==> flow/design.v <==
module SB_3320_PWM_Generator(
	input clk_50,              
	input [7:0]duty_cycle,  
	output out          
);
   reg[29:0] edge_counter = 30'd0;
   wire[29:0] active_edge ;
	assign active_edge = duty_cycle*30'd5000/30'd100;
  always @(posedge clk_50) begin
    if(edge_counter<30'd5000)
	 edge_counter <= edge_counter+30'd1;
	 else edge_counter<=30'd1;
  end
assign out = (edge_counter<=active_edge) ? 1'b1:1'b0;
endmodule
module SB_3320_bot_turn_control (
	 input clk_50,
    input [2:0]turn,
    output left_motor,
    output right_motor,
	 output gndl,
	 output gndr
);
reg [2:0]turn_out;
reg [2:0]stop		  =3'b000;
reg [2:0]forward    =3'b001;
reg [2:0]left		  =3'b010;
reg [2:0]right		  =3'b011;
reg [2:0]extreme    =3'b100;
wire [7:0]duty_l;
wire [7:0]duty_r;
wire [7:0]duty_gl;
wire [7:0]duty_gr;
reg [7:0]duty_lt;
reg [7:0]duty_rt;
reg [7:0]duty_glt;
reg [7:0]duty_grt;
always @(posedge clk_50) begin
    case(turn)
        forward 	 :		begin
								duty_lt=8'd83;
								duty_rt=8'd83;
								duty_glt=8'd0;
								duty_grt=8'd0;
        end
        left       :    begin
								duty_lt =8'd0;
								duty_rt =8'd0;
								duty_glt=8'd0;
								duty_grt=8'd82;
        end
        right      :    begin
								duty_lt =8'd0;
								duty_rt =8'd0;
								duty_glt=8'd82;
								duty_grt=8'd0;
        end
        extreme    : 	begin
								duty_lt =8'd0;
								duty_rt =8'd0;
								duty_glt=8'd81;
								duty_grt=8'd0;
		  end
		  stop       :    begin
								duty_lt=8'd0;
								duty_rt=8'd0;
								duty_glt=8'd0;
								duty_grt=8'd0;
        end
		  default  	 :		begin
								duty_lt=8'd0;
								duty_rt=8'd0;
								duty_glt=8'd0;
								duty_grt=8'd0;
		  end
    endcase
end
assign duty_l=duty_lt;
assign duty_r=duty_rt;
assign duty_gl=duty_glt;
assign duty_gr=duty_grt;
SB_3320_PWM_Generator PWM_Generator_left    ( .clk_50(clk_50), .duty_cycle(duty_l),  .out(left_motor) );
SB_3320_PWM_Generator PWM_Generator_right   ( .clk_50(clk_50), .duty_cycle(duty_r),  .out(right_motor));
SB_3320_PWM_Generator PWM_Generator_gndleft ( .clk_50(clk_50), .duty_cycle(duty_gl), .out(gndl)       );
SB_3320_PWM_Generator PWM_Generator_gndright( .clk_50(clk_50), .duty_cycle(duty_gr), .out(gndr)       );
endmodule 
### Reports on SB_3320_bot_turn_control

Tool output for the design above, in the order of the flow.
Line numbers count from 1 in the design file above.
Cell names lack the library's common part.
The mark -- stands for no value.

| design | value |
|---|---|
| top module | SB_3320_bot_turn_control |
| clock input | clk_50 |
| cell library | sky130hd |
| corner | tt_025C_1v80 |

### Elaborated design

Counts by Yosys on the flattened word-level netlist (proc, flatten, opt, wreduce; memories kept). Register bits leave out memories and registers merged into their read ports (data or address). Print and check cells are left out. Cells with the same type and inputs are merged into one.

| storage and ports | value |
|---|---|
| output and inout port bits | 4 |
| word-level cells | 40 |
| bits in registers | 143 |

| operators by class | value |
|---|---|
| $mul | 3 |
| magnitude comparators | 8 |
| add/subtract/negate cells | 4 |
| reduce/logical cells | 2 |
| divide/modulo/power cells | 3 |
| muxes and demuxes | 8 |
| eq/ne operators | 4 |

Operators by type and width:

| kind | count |
|---|---|
| 30-bit by 7-bit divider with 30-bit output with constant B | 3 |
| 8-bit by 10-bit multiplier with 18-bit output with constant B | 2 |
| 30-bit by 1-bit adder with 30-bit output with constant B | 4 |
| 30-bit by 13-bit < comparator with 1-bit output with constant B | 4 |
| 30-bit <= comparator | 4 |
| 7-bit by 10-bit multiplier with 17-bit output with constant B | 1 |
| 7-bit 2-to-1 mux | 4 |
| 3-bit by 2-bit == test with 1-bit output with constant B | 2 |
| 1-bit 2-to-1 mux | 4 |
| 3-bit by 1-bit == test with 1-bit output with constant B | 1 |
| 3-bit == test with constant B | 1 |
| 3-bit OR reduction | 1 |
| 2-bit OR reduction | 1 |

### Longest topological paths

Depth = most cells in a row (Yosys ltp): at word level without a register or memory, in the mapped netlist without a sequential cell, where the memories' decode and read muxes count.

| depth | value |
|---|---|
| depth after elaboration | 4 |
| ABC_AREA | 0 |
| mapped depth | 50 |

### Netlist

Yosys stat after the flow's synthesis: flattened, memories mapped to cells. It holds for the ABC_AREA given above (unset counts as 0); a run with the other value may have another netlist.

Cell types:

| cell | count |
|---|---|
| dfxtp_1 | 125 |
| ha_1 | 48 |
| nor2_1 | 116 |
| xnor2_1 | 29 |
| xor2_1 | 28 |
| nand3_1 | 48 |
| a21oi_1 | 41 |
| o21ai_0 | 40 |
| nand2_1 | 53 |
| nor4_1 | 25 |
| nor3_1 | 31 |
| nand4_1 | 20 |
| and3_1 | 16 |
| a211oi_1 | 13 |
| a21o_1 | 13 |
| inv_1 | 26 |
| o211ai_1 | 12 |
| mux2i_1 | 7 |

Not listed: further types 100, cells in them 252.

| mapped netlist | value |
|---|---|
| sequential area | 0.0025024 mm2 |
| buffers | 29 |
| mapped area | 0.0082016 mm2 |
| flip-flops | 125 |
| cell count | 943 |

The figures by module come from a second, unflattened synthesis with its own total; it is not the netlist above.

| unflattened totals | value |
|---|---|
| cell total of the unflattened synthesis | 2,779 |
| area total of the unflattened synthesis | 0.0219573 mm2 |

Rows give one instance, submodules left out.

Modules:

| module | cells | times used | area (mm2) |
|---|---|---|---|
| SB_3320_PWM_Generator | 692 | 4 | 0.0054527 |
| SB_3320_bot_turn_control | 11 | 1 | 0.0001464 |

### Timing after synthesis

Path of least setup slack by OpenSTA after synthesis, without wires, with an ideal clock, recovery checks aside; 20% of the period is set as input and as output delay. Where synthesis merged equal registers, the netlist keeps one of their names.

| timing path after synthesis | value |
|---|---|
| path kind | flip-flop to output port |
| start point | register (no name shown) |
| end point | output gndl |
| arrival time | 9.050 ns |
| period | 15.6 ns |
| time at the first pin | 0.000 ns |
| path delay | 9.050 ns |
| path buffers | 2 |
| path slack | 3.430 ns |
| stages on the path | 45 |
| data required time | 12.480 ns |
| synthesis period reached | 12.17 ns |

"path delay" = arrival - input delay + setup time.
At an output port there is no setup time.
"stages on the path" counts driving pins, that of a launching flip-flop among them; a cell with two outputs on the path counts twice.
"synthesis period reached" = period - worst setup slack (recovery checks aside). The figure is calculated, with input and output delays left at 20% of the set period.
Between the ends stands the longest chain of elaborated cells between them, by number of cells; it is not shown to be the way that was timed. Of several equally long chains one is given.
Each line given opens the expression or statement behind the cell; cells for indexed reads and writes are added by Yosys, which also makes memories of some case tables.

| between the ends, after synthesis | value |
|---|---|
| path through | dfxtp_1 > clkinv_1 > ha_1 > inv_1 > ha_1 > inv_1 > fa_1 > or3b_4 > nor3_4 > xnor3_2 > a21oi_2 > and2b_4 > xor2_2 > a31oi_2 > or3_1 > buf_2 > and2_4 > buf_4 > (+9 left out) > xnor2_1 > ha_1 > xnor3_1 > nand2_1 > o32ai_1 > o32ai_2 > o211ai_1 > ha_1 > inv_1 > a21oi_1 > nor2_1 > nor2_1 > nand2_1 > a21oi_1 > nor2_1 > a211oi_1 > o21ai_0 > a21oi_1 |
| length of the longest elaborated chain | 4 |

RTL lines, path after synthesis:

| what | line | source |
|---|---|---|
| 8-bit by 10-bit multiplier with 18-bit output | 8 | `assign active_edge = duty_cycle*30'd5000/30'd100;` |
| 30-bit by 7-bit divider with 30-bit output | 8 |  |
| 30-bit <= comparator | 14 | `assign out = (edge_counter<=active_edge) ? 1'b1:1'b0;` |
| 1-bit 2-to-1 mux | 14 |  |
| end, declared | 21 | `output gndl,` |

### Worst path after layout

Path of least setup slack in the final report of run 1 (OpenROAD, finished layout, wires in). Where an end is a register, its clock arrival counts in the times.

| timing path after layout | value |
|---|---|
| path kind | flip-flop to output port |
| start point | register (no name shown) |
| end point | output gndl |
| data required time | 15.44 ns |
| path slack | 3.06 ns |
| path buffers | 1 |
| stages on the path | 46 |
| arrival time | 12.38 ns |
| period | 19.3 ns |
| time at the first pin | 0.41 ns |

Between the ends stands the longest chain of elaborated cells between them, by number of cells; it is not shown to be the way that was timed. Of several equally long chains one is given.

| between the ends, after layout | value |
|---|---|
| path through | dfxtp_1 > clkinv_1 > ha_1 > inv_1 > ha_1 > inv_1 > fa_1 > xor2_1 > o21ai_0 > o21ai_2 > a31oi_1 > or4_1 > a2111oi_2 > nor3_1 > a211oi_1 > or2_1 > a2111oi_4 > a211oi_4 > (+10 left out) > nor2_1 > a211oi_1 > o221a_2 > o31a_2 > o32ai_2 > o211ai_1 > ha_1 > inv_1 > a21oi_1 > nor2_1 > nor2_1 > nand2_1 > a21oi_1 > nor2_1 > a211oi_1 > o21ai_0 > a21oi_1 > clkdlybuf4s50_1 |
| length of the longest elaborated chain | 4 |

RTL lines, path after layout:

| what | line | source |
|---|---|---|
| 8-bit by 10-bit multiplier with 18-bit output | 8 | `assign active_edge = duty_cycle*30'd5000/30'd100;` |
| 30-bit by 7-bit divider with 30-bit output | 8 |  |
| 30-bit <= comparator | 14 | `assign out = (edge_counter<=active_edge) ? 1'b1:1'b0;` |
| 1-bit 2-to-1 mux | 14 |  |
| end, declared | 21 | `output gndl,` |

Subject: SB_3320_bot_turn_control on sky130hd, stored results

Hello all,

Design SB_3320_bot_turn_control on sky130hd. What follows are 2 stored runs of the flow, each under its own settings; their order means nothing. The constraints put input and output delay at 20% of the set period each and load the outputs with 0.01 pF.
By "clock period reached" is meant the clock period of the run minus its worst setup slack. This is arithmetic on one report: input and output delays are still those of the set period (20% each).
"allowed time less slack (worst setup path)" is the time allowed to the run's worst setup path (the clock period less input and output delay, where it has them) less its slack. Clock arrival times count: a late capture clock shortens it, a late launch clock lengthens it.
"power consumption" is the tool's figure for a default switching activity; nothing was simulated.

#### Run 1

| setting | value |
|---|---|
| period_ns | `19.3` |
| CAP_MARGIN | `20` |
| CORE_MARGIN | `2` |
| CORE_UTILIZATION | `40` |
| SLEW_MARGIN | `20` |

| result | value |
|---|---|
| power consumption | 0.001264 W |
| worst hold slack in the final report | 0.428 ns |
| area of the die | 0.0216649 mm2 |
| final setup TNS | 0.000 ns |
| standard-cell area after routing | 0.0093139 mm2 |
| worst setup slack after layout | 3.061 ns |
| clock period reached | 16.239 ns |
| netlist area reported by Yosys | 0.0082016 mm2 |
| allowed time less slack (worst setup path) | 12.38 ns |
| worst setup path type | flip-flop to output port |
| utilization | 46.2 % |

#### Run 2

| setting | value |
|---|---|
| period_ns | `8.55` |
| CORE_UTILIZATION | `58` |
| SETUP_SLACK_MARGIN | `2.2` |
| PLACE_DENSITY_LB_ADDON | `0.27` |
| GPL_ROUTABILITY_DRIVEN | `1` |
| CTS_CLUSTER_SIZE | `98` |
| CTS_CLUSTER_DIAMETER | `274` |
| MIN_ROUTING_LAYER | `met1` |
| MAX_ROUTING_LAYER | `met5` |
| CAP_MARGIN | `20` |
| CORE_MARGIN | `2` |
| SLEW_MARGIN | `20` |

| result | value |
|---|---|
| worst hold slack in the final report | 0.453 ns |
| power consumption | 0.003896 W |
| area of the die | 0.0151081 mm2 |
| utilization | 84.7 % |
| netlist area reported by Yosys | 0.0082016 mm2 |
| standard-cell area after routing | 0.0117125 mm2 |
| clock period reached | 11.277 ns |
| worst setup slack after layout | -2.727 ns |
| allowed time less slack (worst setup path) | 9.57 ns |
| worst setup path type | flip-flop to output port |
| final setup TNS | -2.727 ns |

Thanks
